==> flow/design.v <==
module timer(inGame, rst, clk_1hz, sec1, sec2, counter);
input inGame, rst, clk_1hz;
output reg [3:0] sec1, sec2;
output reg [4:0] counter;
reg stop;
initial begin
    counter=30;
    stop=1;
    sec1=3;
    sec2=0;
end
always@(posedge clk_1hz or negedge rst) begin
    if(!rst) begin
        counter <= 30;
        sec1 <= 4'd3;
        sec2 <= 4'd0;
        stop <= 0;
    end
    else begin
        if(inGame && !stop) begin
            counter <= counter - 1;
            if(counter == 0) begin
                sec1 <= 3;
                sec2 <= 0;
                stop <= 1;
            end
            else begin
                sec1 <= counter/10;
                sec2 <= counter%10;
            end
        end
        else begin
            counter <= 30;
            sec1 <= 3;
            sec2 <= 0;
        end
    end
end
endmodule
==> Step by step through the tools: timer <==
The steps from the RTL of timer to its reports follow in flow order.
Lines are those of the file above, counted from 1.
Cell names lack the library's common part.
{ "design": {"design": "timer", "clock": "clk_1hz", "library": "sky130hd", "corner": "tt_025C_1v80"} }

==> Word level <==
Yosys after proc, flatten, opt, wreduce and memory -nomap, before mapping. Enables and synchronous resets that opt folds into registers are not counted as muxes. Memory bits, and registers merged into a memory's read port (data or address), are not among the register bits. Print and check cells are not counted. Equal cells are merged and count once.
{ "bits": {"regBits": 14, "out_inout_bits": 13} }
{ "op_classes": {"n_addsub": 1, "div_mod_pow": 2, "muxes": 5, "reduce_logical": 4} }
{ "op_table": {"columns": ["cell", "n"], "rows": [
  ["divider 5 x 4 -> 32 bit (second input constant)", 1],
  ["remainder unit 5 x 4 -> 32 bit (second input constant)", 1],
  ["two-way mux 4 bit", 4],
  ["subtractor 5 x 1 -> 5 bit (second input constant)", 1],
  ["logical NOT 5 bit", 1],
  ["two-way mux 5 bit", 1],
  ["AND reduction 2 bit", 1],
  ["logical AND 1 bit", 1],
  ["logical NOT 1 bit", 1]
]} }

==> Logic depth <==
Longest topological path by Yosys (ltp), each cell counted once; first at word level (registers and memories cut), then after technology mapping (sequential cells cut; the memories' decode and read muxes count).
{ "logic_depth": {"ltp_word": 3, "abc_area": 1, "mapped_depth": 11} }

==> Mapped cells and area <==
Source: synth_stat.txt of the flow (Yosys; design flattened, memories mapped). It holds for the ABC_AREA given above (unset counts as 0); a run with the other value may have another netlist.
{ "types": {"columns": ["cell", "n"], "rows": [
  ["dfstp_2", 6],
  ["dfrtp_1", 6],
  ["ha_1", 8],
  ["nand3_1", 9],
  ["inv_1", 11],
  ["nand2_1", 10],
  ["nand2_2", 4],
  ["nand2_4", 2],
  ["a21oi_1", 4],
  ["nand3_2", 2],
  ["nor2_1", 5],
  ["a21oi_2", 2],
  ["buf_4", 2],
  ["o21ai_0", 3],
  ["a21o_1", 1],
  ["nand3b_1", 1],
  ["o21bai_1", 1],
  ["o21ai_1", 1]
]} }
Other cell types: 2; their cells: 2.
{ "mapped": {"cell_count": 80, "synth_area_um2": 720.7, "ff_cells": 12, "buf_cells": 2} }

==> Path before layout <==
OpenSTA on the mapped netlist: ideal clock, no wires. The path of least setup slack (recovery checks aside). Input and output delay are each 20% of the period. Register names are those of the netlist, which keeps one name where synthesis merged equal registers.
{ "synth_timing": {"kind": "flip-flop to flip-flop", "startpoint": "reg counter[2]", "endpoint": "reg sec2[3]", "clock_period_ns": 1.99, "t_first_pin_ns": 0.000, "arrival_ns": 1.680, "t_required_ns": 1.871, "path_slack_ns": 0.191, "delay_ns": 1.799, "stages": 10, "n_path_buf": 0, "synth_period_reached_ns": 1.799} }
"delay_ns" is the arrival time less input delay plus setup time.
"stages" counts driving pins, that of a launching flip-flop among them; a cell with two outputs on the path counts twice.
"synth_period_reached_ns" = period - worst setup slack (recovery checks aside). The figure is calculated, with input and output delays left at 20% of the set period.
The rows between start and end are the longest chain of elaborated cells between them; the timing report does not say that the signal goes this way. Where chains are equally long, one stands for them.
Each line given opens the expression or statement behind the cell; cells for indexed reads and writes are added by Yosys, which also makes memories of some case tables.
At most two assigning lines are given for a register; there are more.
{ "synth_between": {"path_cell_list": "dfstp_2 -> inv_1 -> ha_1 -> inv_1 -> ha_1 -> nand3b_1 -> nand2_1 -> nand2_4 -> a21oi_1 -> nor2_1", "elab_chain_cells": 3, "cells_between": 4, "lines_between": 3} }
{ "synth_lines": {"columns": ["element", "line", "text"], "rows": [
  ["start: declaration", 4, "output reg [4:0] counter;"],
  ["start: assignment", 14, "counter <= 30;"],
  ["start: assignment", 21, "counter <= counter - 1;"],
  ["remainder unit 5 x 4 -> 32 bit", 29, "sec2 <= counter%10;"],
  ["two-way mux 4 bit", 22, "if(counter == 0) begin"],
  ["two-way mux 4 bit", 20, "if(inGame && !stop) begin"],
  ["end: assignment", 16, "sec2 <= 4'd0;"],
  ["end: assignment", 29, null],
  ["end: declaration", 3, "output reg [3:0] sec1, sec2;"]
]} }

==> Worst path after layout <==
Path of least setup slack in the final report of entry A (OpenROAD, finished layout, wires in). Where an end is a register, its clock arrival counts in the times.
{ "layout_timing": {"kind": "flip-flop to flip-flop", "startpoint": "reg counter[2]", "endpoint": "reg sec2[3]", "clock_period_ns": 1.4, "t_first_pin_ns": 0.28, "arrival_ns": 1.89, "t_required_ns": 1.58, "path_slack_ns": -0.31, "stages": 11, "n_path_buf": 1} }
The rows between start and end are the longest chain of elaborated cells between them; the timing report does not say that the signal goes this way. Where chains are equally long, one stands for them.
At most two assigning lines are given for a register; there are more.
{ "layout_between": {"path_cell_list": "dfstp_2 -> buf_6 -> inv_6 -> ha_4 -> inv_4 -> ha_4 -> nand3b_1 -> nand2_2 -> nand2_4 -> a21oi_2 -> nor2_1", "elab_chain_cells": 3, "cells_between": 4, "lines_between": 3} }
{ "layout_lines": {"columns": ["element", "line", "text"], "rows": [
  ["start: declaration", 4, "output reg [4:0] counter;"],
  ["start: assignment", 14, "counter <= 30;"],
  ["start: assignment", 21, "counter <= counter - 1;"],
  ["remainder unit 5 x 4 -> 32 bit", 29, "sec2 <= counter%10;"],
  ["two-way mux 4 bit", 22, "if(counter == 0) begin"],
  ["two-way mux 4 bit", 20, "if(inGame && !stop) begin"],
  ["end: assignment", 16, "sec2 <= 4'd0;"],
  ["end: assignment", 29, null],
  ["end: declaration", 3, "output reg [3:0] sec1, sec2;"]
]} }

--- measured runs ---
Record of 2 stored runs of the RTL-to-layout flow on timer, platform sky130hd. The runs are unordered. Constraints: input delay and output delay 20% of the set period each, output load 0.01 pF.
"period_less_ws_ns" is the run's clock period less its worst setup slack. It is reckoned from that one timing run; input and output delays stay at 20% of the period that was set.
By "worst_path_ns" is meant the share of the clock period that the worst setup path is allowed (20% is reserved at inputs, 20% at outputs), minus its slack. Clock arrival times at its registers enter into it.
"power.total_w" rests on the timing tool's default activity at the inputs, not on a simulated workload.
[
  {
    "run": "entry A",
    "settings": { "period_ns": 1.4, "CORE_UTILIZATION": 32, "PLACE_DENSITY": 0.55, "CELL_PAD_IN_SITES_GLOBAL_PLACEMENT": 1, "ABC_AREA": 1, "CTS_CLUSTER_DIAMETER": 315, "MAX_ROUTING_LAYER": "met5", "CAP_MARGIN": 20, "CORE_MARGIN": 2, "SLEW_MARGIN": 20 },
    "results": { "power.total_w": 0.0007913, "design.die.area_um2": 2647.6, "period_less_ws_ns": 1.708, "setup_worst_slack_ns": -0.308, "post_route_stdcell_area_um2": 1144.8, "fin_util_pct": 52.8, "fin_tns_ns": -1.169, "synthesis_area_um2": 720.7, "worst_path_ns": 1.71, "worstPathKind": "flip-flop to flip-flop" }
  },
  {
    "run": "entry B",
    "settings": { "period_ns": 2.06, "CORE_UTILIZATION": 20, "PLACE_DENSITY_LB_ADDON": 0.24, "CORE_ASPECT_RATIO": 0.67, "CORE_MARGIN": 2, "CELL_PAD_IN_SITES_GLOBAL_PLACEMENT": 3, "TNS_END_PERCENT": 90, "CAP_MARGIN": 25, "SLEW_MARGIN": 20 },
    "results": { "power.total_w": 0.0006899, "design.die.area_um2": 4135.9, "period_less_ws_ns": 1.929, "setup_worst_slack_ns": 0.131, "post_route_stdcell_area_um2": 955.9, "fin_util_pct": 28.3, "fin_tns_ns": 0.000, "synthesis_area_um2": 725.7, "worst_path_ns": 1.93, "worstPathKind": "flip-flop to flip-flop" }
  }
]
--- end ---
